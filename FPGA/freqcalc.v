==> flow/design.v <==
`timescale 1ns/1ps
module freqcalc (
    input aclk,
    input rstn,
    input [7:0] data_in,
    output reg freq_en,
    output reg [31:0] freq
);
reg data_in_r0;
reg data_in_r1;
reg [31:0] count1;
reg [31:0] count2;        
always @(posedge aclk or negedge rstn) begin
    if (~rstn) begin
        data_in_r0 <= 'd0;
        data_in_r1 <= 'd0;     
    end
    else begin
        if(data_in >= 8'b1000_0000)begin
            data_in_r0 <= 1'b1;
            data_in_r1 <= data_in_r0;
        end
        else begin
            data_in_r0 <= 1'b0;
            data_in_r1 <= data_in_r0;
        end
    end
end
always @(posedge aclk or negedge rstn) begin
    if (~rstn) begin
        count1 <= 'd0;
    end
    else begin
        if(count1 == 50_000_000 - 1)
            count1 <= 'd0;
        else
            count1 <= count1 + 1'b1;
    end
end
always @(posedge aclk or negedge rstn) begin
    if(~rstn)begin
        count2 <= 'd0;
        freq_en <= 1'b1;
        freq <= 'd0;
    end
    else begin
        if((data_in_r0 == 1'b1) && (data_in_r1 == 1'b0))
            count2 <= count2 + 1'b1;
        else begin 
            if(count1 == 50_000_000 - 1)begin
                freq <= count2;
                freq_en <= 1'b1;
                count2 <= 'd0;
            end
            else begin
                count2 <= count2;
                freq_en <= 1'b1;
            end
        end  
    end
end
endmodule  
# From RTL to reports: freqcalc
# Tool output for the design above, in the order of the flow.
# Line numbers count from 1 in the design file above.
# Operators carry their Yosys type and port widths (W data, S select, Z words).
# Library cell names are shortened.
design:
  design: "freqcalc"
  clock: "aclk"
  lib: "sky130hd"
  corner: "tt_025C_1v80"

# Word-level counts
# Counts by Yosys on the flattened word-level netlist (proc, flatten, opt, wreduce; memories kept). Register bits leave out memories and registers merged into their read ports (data or address). Print and check cells are left out. Cells with the same type and inputs are merged into one.
word_totals:
  register_bits: 98
  inputBits: 10
  wordCells: 18
classes:
  n_addsub: 2
  compare: 1
  n_eq: 1
  n_mux: 4
  bitwise: 2
  reduce_and_logical: 3
ops:
  columns: ["cell", "count"]
  rows:
  - ["$mux W32", 3]
  - ["$add A32 B1 Y32 const B", 2]
  - ["$eq A32 B26 Y1 const B", 1]
  - ["$ge A8 B8 Y1 const B", 1]
  - ["$not A1 Y1", 2]
  - ["$reduce_and A2 Y1", 1]
  - ["$reduce_bool A2 Y1", 1]
  - ["$logic_and A1 B1 Y1", 1]
  - ["$mux W1", 1]

# Depth
# Yosys ltp: most cells in a row. Word level: on the elaborated netlist, between registers, memories and ports. Mapped: between sequential cells and ports; inverters and the memories' decode and read muxes count.
depth:
  ltp_word: 4
  abc_area: 0
  mapped_depth: 9

# Synthesis result
# Yosys stat after the flow's synthesis: flattened, memories mapped to cells. It holds for the ABC_AREA given above (unset counts as 0); a run with the other value may have another netlist.
# Totals and module areas in this step are rounded.
synth_totals:
  mapped_cells: 484
  mapped_area_um2: 4520
  seq_area_um2: 2450
  flip_flops: 98
by_type:
  columns: ["type", "count", "area_total_um2"]
  rows:
  - ["dfrtp_1", 98, 2.45E+03]
  - ["nand2_1", 125, 469.2]
  - ["nand3_1", 39, 195.187]
  - ["nand4_1", 21, 131.376]
  - ["nor2_1", 33, 123.869]
  - ["xnor2_1", 14, 122.618]
  - ["o21ai_1", 23, 115.11]
  - ["xor2_1", 12, 105.101]
  - ["and3_1", 9, 56.304]
  - ["and4_1", 6, 52.55]
  - ["o21ai_0", 10, 50.048]
  - ["buf_2", 9, 45.043]
  - ["nor3_1", 9, 45.043]
  - ["nor4_1", 7, 43.792]
  - ["o211ai_1", 5, 37.536]
  - ["buf_6", 3, 33.782]
  - ["a31oi_1", 5, 31.28]
  - ["and2_1", 5, 31.28]
# Not listed: further types 25, cells in them 51.

# Path before layout
# Source: OpenSTA report_checks on the synthesized netlist (no wires, ideal clock, input and output delay 20% of the period each), path of least setup slack; recovery checks are left aside. Register names are those of the netlist, which keeps one name where synthesis merged equal registers.
synth_path:
  path_type: "register to register"
  startpoint: "register count1[0]"
  endpoint: "register count2[11]"
  tclk_ns: 3.09
  setup_time_ns: 0.121
  t_arrival_ns: 1.822
  t_required_ns: 2.969
  path_slack_ns: 1.147
  path_delay_ns: 1.943
  stages: 8
  n_path_buf: 2
  synth_period_reached_ns: 1.943
# "path_delay_ns" = arrival - input delay + setup time.
# "stages" counts driving pins, that of a launching flip-flop among them; a cell with two outputs on the path counts twice.
# "synth_period_reached_ns" = period - worst setup slack (recovery checks aside). The figure is calculated, with input and output delays left at 20% of the set period.
# Between the ends stands the longest chain of elaborated cells between them, by number of cells; it is not shown to be the way that was timed. Of several equally long chains one is given.
# Each line given opens the expression or statement behind the cell; cells for indexed reads and writes are added by Yosys, which also makes memories of some case tables.
# At most two assigning lines are given for a register; there are more.
synth_between:
  path_cell_list: "dfrtp_1 > ha_1 > nand4_1 > or3_1 > buf_2 > nor4_4 > buf_6 > o2bb2ai_1"
  elab_chain_len: 3
synth_rtl:
  columns: ["element", "line", "text"]
  rows:
  - ["start, declared", 11, "reg [31:0] count1;"]
  - ["start, assigned", 31, "count1 <= 'd0;"]
  - ["start, assigned", 37, "count1 <= count1 + 1'b1;"]
  - ["$eq A32 B26 Y1", 50, "if(count1 == 50_000_000 - 1)begin"]
  - ["$mux W32", 50, null]
  - ["$mux W32", 47, "if((data_in_r0 == 1'b1) && (data_in_r1 == 1'b0))"]
  - ["end, assigned", 48, "count2 <= count2 + 1'b1;"]
  - ["end, assigned", 56, "count2 <= count2;"]
  - ["end, declared", 12, "reg [31:0] count2;"]

# Worst path after layout
# From the final timing report of flow run B: the path of least setup slack in the routed layout; clock arrival at registers is part of the times.
layout_path:
  path_type: "register to register"
  startpoint: "register count1[31]"
  endpoint: "register count2[16]"
  tclk_ns: 1.42
  setup_time_ns: 0.11
  t_arrival_ns: 2.14
  t_required_ns: 1.67
  path_slack_ns: -0.47
  stages: 9
  n_path_buf: 3
# Between the ends stands the longest chain of elaborated cells between them, by number of cells; it is not shown to be the way that was timed. Of several equally long chains one is given.
# At most two assigning lines are given for a register; there are more.
layout_between:
  path_cell_list: "dfrtp_1 > nor4_4 > and4_4 > nand4_1 > buf_8 > buf_12 > buf_12 > nand3_2 > o21ai_2"
  elab_chain_len: 3
layout_rtl:
  columns: ["element", "line", "text"]
  rows:
  - ["start, declared", 11, "reg [31:0] count1;"]
  - ["start, assigned", 31, "count1 <= 'd0;"]
  - ["start, assigned", 37, "count1 <= count1 + 1'b1;"]
  - ["$eq A32 B26 Y1", 50, "if(count1 == 50_000_000 - 1)begin"]
  - ["$mux W32", 50, null]
  - ["$mux W32", 47, "if((data_in_r0 == 1'b1) && (data_in_r1 == 1'b0))"]
  - ["end, assigned", 48, "count2 <= count2 + 1'b1;"]
  - ["end, assigned", 56, "count2 <= count2;"]
  - ["end, declared", 12, "reg [31:0] count2;"]

# Module freqcalc, platform sky130hd: 2 stored runs of the flow (Yosys, OpenROAD) with differing settings, in no particular order. Input and output delays are each 20% of the period that was set; the output load is 0.01 pF.
# "period_reached_ns" is the run's clock period less its worst setup slack. It is reckoned from that one timing run; input and output delays stay at 20% of the period that was set.
# "worstPathTime_ns": the worst setup path's part of the clock period (all of it between registers, 20% less for each end at a port) less its slack. A launch clock that arrives late makes it longer, a capture clock that arrives late makes it shorter.
# "power_mw" is the tool's figure for a default switching activity; nothing was simulated.
# Measured values are rounded.
runs:
  - name: "flow run A"
    settings:
      period_ns: 1.67
      CORE_UTILIZATION: 49
      PLACE_DENSITY: 0.91
      CORE_MARGIN: 5
      CELL_PAD_IN_SITES_GLOBAL_PLACEMENT: 3
      CELL_PAD_IN_SITES_DETAIL_PLACEMENT: 2
      ABC_AREA: 0
      GPL_TIMING_DRIVEN: 0
      CTS_CLUSTER_DIAMETER: 240
      SLEW_MARGIN: 25
      MAX_ROUTING_LAYER: "met5"
      CAP_MARGIN: 20
    outcome: "incomplete, placement halted on GPL-0301"
  - name: "flow run B"
    settings:
      period_ns: 1.42
      CAP_MARGIN: 20
      CORE_MARGIN: 2
      CORE_UTILIZATION: 40
      SLEW_MARGIN: 20
    results:
      period_reached_ns: 1.891
      power_mw: 5.57
      worstSetupSlack_ns: -0.471
      die_area_um2: 12200
      setupTns_ns: -33.2
      final_cell_area_um2: 7280
      synthesis_area_um2: 4520
      worstPathTime_ns: 1.89
      timing.worst_path_kind: "register to register"
      post_route_util_pct: 66.5
